==> flow/design.v <==
`default_nettype none
`timescale 1ns/1ps
module acorn_prng (
    input clk,
    input reset,
    input wire load,
    input wire [1:0] select,
    input wire [11:0] gpio_seed,
    input wire [11:0] LA1_seed,
    output reg [11:0] out,
    output [12:0] io_oeb,
    output wire reset_out
);
assign io_oeb = 13'b0;
assign reset_out = reset;
reg [11:0] seed;
reg [11:0] r01;
reg [11:0] r02;
reg [11:0] r03;
reg [11:0] r04;
reg [11:0] r05;
reg [11:0] r06;
reg [11:0] r07;
reg [11:0] r08;
reg [11:0] r09;
reg [11:0] r010;
reg [11:0] r011;
reg [11:0] r012;
reg [11:0] r013;
reg [11:0] r014;
reg [11:0] r015;
reg [11:0] r10;
reg [11:0] r11;
reg [11:0] r12;
reg [11:0] r13;
reg [11:0] r14;
reg [11:0] r15;
reg [11:0] r16;
reg [11:0] r17;
reg [11:0] r18;
reg [11:0] r19;
reg [11:0] r110;
reg [11:0] r111;
reg [11:0] r112;
reg [11:0] r113;
reg [11:0] r114;
reg [11:0] r115;
reg [3:0] counter;
always @(posedge clk) begin
	if (reset) begin 
		counter <= 0;
		r01 <= 0;
		r02 <= 0;
		r03 <= 0;
		r04 <= 0;
		r05 <= 0;
		r06 <= 0;
		r07 <= 0;
		r08 <= 0;
		r09 <= 0;
		r010 <= 0;
		r011 <= 0;
		r012 <= 0;
		r013 <= 0;
		r014 <= 0;
		r015 <= 0;
		r11 <= 0;
		r12 <= 0;
		r13 <= 0;
		r14 <= 0;
		r15 <= 0;
		r16 <= 0;
		r17 <= 0;
		r18 <= 0;
		r19 <= 0;
		r110 <= 0;
		r111 <= 0;
		r112 <= 0;
		r113 <= 0;
		r114 <= 0;
		r115 <= 0;
		out <= 0;
		seed <= 0;
	end else 
	if (load) begin
	if(select == 2'b00)
	seed <= 12'b100000000001;
	if(select == 2'b11)
	seed <= 12'b111111111111;
	if(select == 2'b01)
	seed <= gpio_seed;
	if(select == 2'b10)
	seed <= LA1_seed;
	end else begin
	counter <= counter + 1;
	if(counter == 0)
	r11 <= r01+seed;
	if(counter == 1)
	r12 <= r02+r11;
	if(counter == 2)
	r13 <= r03+r12;
	if(counter == 3)
	r14 <= r04+r13;
	if(counter == 4)
	r15 <= r05+r14;
	if(counter == 5)
	r16 <= r06+r15;
	if(counter == 6)
	r17 <= r07+r16;
	if(counter == 7)
	r18 <= r08+r17;
	if(counter == 8)
	r19 <= r09+r18;
	if(counter == 9)
	r110 <= r010+r19;
	if(counter == 10)
	r111 <= r011+r110;
	if(counter == 11)
	r112 <= r012+r111;
	if(counter == 12)
	r113 <= r013+r112;
	if(counter == 13)
	r114 <= r014+r113;
	if(counter == 14)
	r115 <= r015+r114;
	if(counter == 15)
		out <= r115;
		r01 <= r11;
		r02 <= r12;
		r03 <= r13;
		r04 <= r14;
		r05 <= r15;
		r06 <= r16;
		r07 <= r17;
		r08 <= r18;
		r09 <= r19;
		r010 <= r110;
		r011 <= r111;
		r012 <= r112;
		r013 <= r113;
		r014 <= r114;
		r015 <= r115;
	end
end
endmodule
# Step by step through the tools: acorn_prng
# The steps from the RTL of acorn_prng to its reports follow in flow order.
# Line numbers count from 1 in the design file above.
# Operators carry their Yosys type and port widths (W data, S select, Z words).
# Library cell names are shortened.
# A cell with -- has no value.
[setup]
design = "acorn_prng"
clock_port = "clk"
cell_library = "sky130hd"
pvt_corner = "tt_025C_1v80"

# Word-level counts
# Counts by Yosys on the flattened word-level netlist (proc, flatten, opt, wreduce; memories kept). Register bits leave out memories and registers merged into their read ports (data or address). Print and check cells are left out. Cells with the same type and inputs are merged into one.
[word_totals]
register_bits = 388
output_inout_bits = 26
elab_cells = 92
[classes]
addsub = 16
eq_ne = 18
n_mux = 4
bitwise = 1
n_reduce_logical = 20
[op_table]
columns = ["cell", "n"]
rows = [
  ["$add A12 B12 Y12", 15],
  ["$mux W12", 4],
  ["$reduce_and A2 Y1", 17],
  ["$eq A4 B4 Y1 const B", 8],
  ["$eq A4 B3 Y1 const B", 4],
  ["$eq A4 B2 Y1 const B", 2],
  ["$eq A2 B2 Y1 const B", 2],
  ["$add A4 B1 Y4 const B", 1],
  ["$eq A4 B1 Y1 const B", 1],
  ["$logic_not A4 Y1", 1],
  ["$reduce_bool A4 Y1", 1],
  ["$eq A2 B1 Y1 const B", 1],
  ["$logic_not A2 Y1", 1],
  ["$not A1 Y1", 1],
]

# Depth
# Longest topological path by Yosys (ltp), each cell counted once; first at word level (registers and memories cut), then after technology mapping (sequential cells cut; the memories' decode and read muxes count).
[logic_depth]
ltp_word = 5
ABC_AREA = 0
depth_mapped = 8
ltp_nobuf = 8

# Mapped cells and area
# Yosys stat after the flow's synthesis: flattened, memories mapped to cells. It holds for the ABC_AREA given above (unset counts as 0); a run with the other value may have another netlist.
[types]
columns = ["cell", "n"]
rows = [
  ["dfxtp_1", 388],
  ["ha_1", 172],
  ["mux2i_1", 207],
  ["nor2_1", 343],
  ["a21oi_1", 210],
  ["nand2_1", 245],
  ["xnor2_1", 88],
  ["a211oi_1", 62],
  ["o21ai_0", 84],
  ["xor2_1", 45],
  ["fa_1", 15],
  ["a22o_1", 30],
  ["o31ai_4", 12],
  ["buf_2", 50],
  ["a21o_1", 32],
  ["nor4b_1", 26],
  ["o21a_1", 29],
  ["o21bai_1", 28],
]
# Not listed: further types 29, cells in them 283.
[synth_totals]
stdcells = 2349
area_um2 = 20960.1
ffs = 388
buf_cells = 120

# Path before layout
# Path of least setup slack by OpenSTA after synthesis, without wires, with an ideal clock, recovery checks aside; 20% of the period is set as input and as output delay. Where synthesis merged equal registers, the netlist keeps one of their names.
[synth_timing]
path_kind = "register to register"
startpoint = "register r011[0]"
endpoint = "register r111[8]"
clock_period_ns = 3.29
setup_ns = 0.117
t_first_pin_ns = 0.000
t_arrival_ns = 1.967
setup_slack_ns = 1.206
path_delay_ns = 2.084
path_stages = 9
period_less_setup_slack_ns = 2.084
# "path_delay_ns" = arrival - input delay + setup time.
# "path_stages" counts driving pins, that of a launching flip-flop among them; a cell with two outputs on the path counts twice.
# "period_less_setup_slack_ns" is the clock period less the worst setup slack; recovery checks do not enter. This is arithmetic on one report: input and output delays are still those of the set period (20% each).
# Between the ends stands the longest chain of elaborated cells between them, by number of cells; it is not shown to be the way that was timed. Of several equally long chains one is given.
# Each line given opens the expression or statement behind the cell; cells for indexed reads and writes are added by Yosys, which also makes memories of some case tables.
[synth_between]
cell_sequence = "dfxtp_1 > ha_1 > fa_1 > a21oi_1 > nor2b_1 > a311o_1 > o31ai_2 > xnor2_1 > a22o_1"
elab_chain_len = 1
cells_between = 1
lines_between = 1
[synth_rtl]
columns = ["item", "line", "source"]
rows = [
  ["start: declaration", 27, "reg [11:0] r011;"],
  ["start: assignment", 62, "r011 <= 0;"],
  ["start: assignment", 138, "r011 <= r111;"],
  ["$add A12 B12 Y12", 117, "r111 <= r011+r110;"],
  ["end: assignment", 77, "r111 <= 0;"],
  ["end: assignment", 117, ""],
  ["end: declaration", 43, "reg [11:0] r111;"],
]

# Path in the finished layout
# From the final timing report of run 1: the path of least setup slack in the routed layout; clock arrival at registers is part of the times.
[layout_timing]
path_kind = "register to register"
startpoint = "register seed[0]"
endpoint = "register r11[8]"
clock_period_ns = 2.97
setup_ns = 0.08
t_first_pin_ns = 0.59
t_arrival_ns = 2.99
setup_slack_ns = 0.50
path_stages = 9
# Between the ends stands the longest chain of elaborated cells between them, by number of cells; it is not shown to be the way that was timed. Of several equally long chains one is given.
# At most two assigning lines are given for a register; there are more.
[layout_between]
cell_sequence = "dfxtp_1 > ha_1 > fa_2 > a21oi_2 > nor2b_1 > a311o_1 > o31ai_4 > xnor2_1 > a22o_1"
elab_chain_len = 1
cells_between = 1
lines_between = 1
[layout_rtl]
columns = ["item", "line", "source"]
rows = [
  ["start: declaration", 16, "reg [11:0] seed;"],
  ["start: assignment", 91, "seed <= gpio_seed;"],
  ["start: assignment", 93, "seed <= LA1_seed;"],
  ["$add A12 B12 Y12", 97, "r11 <= r01+seed;"],
  ["end: assignment", 67, "r11 <= 0;"],
  ["end: assignment", 97, ""],
  ["end: declaration", 33, "reg [11:0] r11;"],
]

# Top module acorn_prng; platform sky130hd; tools Yosys and OpenROAD; 2 stored runs in no particular order. Input and output delays are each 20% of the period that was set; the output load is 0.01 pF.
# By "timing.achieved_period_ns" is meant the clock period of the run minus its worst setup slack. This is arithmetic on one report: input and output delays are still those of the set period (20% each).
# "critical_path_time_ns": the worst setup path's part of the clock period (all of it between registers, 20% less for each end at a port) less its slack. A launch clock that arrives late makes it longer, a capture clock that arrives late makes it shorter.
# "total_power_uw": no workload was simulated; the value follows from the tool's default switching activity.

[[run]]
name = "run 1"
[run.settings]
period_ns = 2.97
CORE_UTILIZATION = 28
SETUP_SLACK_MARGIN = 0.69
PLACE_DENSITY = 0.72
HOLD_SLACK_MARGIN = -0.0
CORE_ASPECT_RATIO = 1.41
CELL_PAD_IN_SITES_DETAIL_PLACEMENT = 1
TNS_END_PERCENT = 55
ABC_AREA = 0
CTS_CLUSTER_SIZE = 18
SLEW_MARGIN = 35
CAP_MARGIN = 20
CORE_MARGIN = 2
[run.results]
setup_tns_ns = 0.000
post_synth_area_um2 = 20960.1
layout_utilization_frac = 0.323
critical_path_time_ns = 2.47
critical_path_type = "register to register"
timing.achieved_period_ns = 2.475
total_power_uw = 11335
setup_ws_ns = 0.495
die_area_um2 = 77094.4

[[run]]
name = "run 2"
[run.settings]
period_ns = 1.41
CORE_UTILIZATION = 62
SETUP_SLACK_MARGIN = -0.11
HOLD_SLACK_MARGIN = 0.18
CORE_ASPECT_RATIO = 1.18
GPL_TIMING_DRIVEN = 0
SLEW_MARGIN = 20
MIN_ROUTING_LAYER = "met1"
MAX_ROUTING_LAYER = "met5"
CAP_MARGIN = 20
CORE_MARGIN = 2
[run.results]
setup_ws_ns = -0.738
layout_utilization_frac = 0.813
total_power_uw = 23277
die_area_um2 = 35298.3
critical_path_time_ns = 2.15
critical_path_type = "register to register"
timing.achieved_period_ns = 2.148
setup_tns_ns = -54.510
post_synth_area_um2 = 20960.1
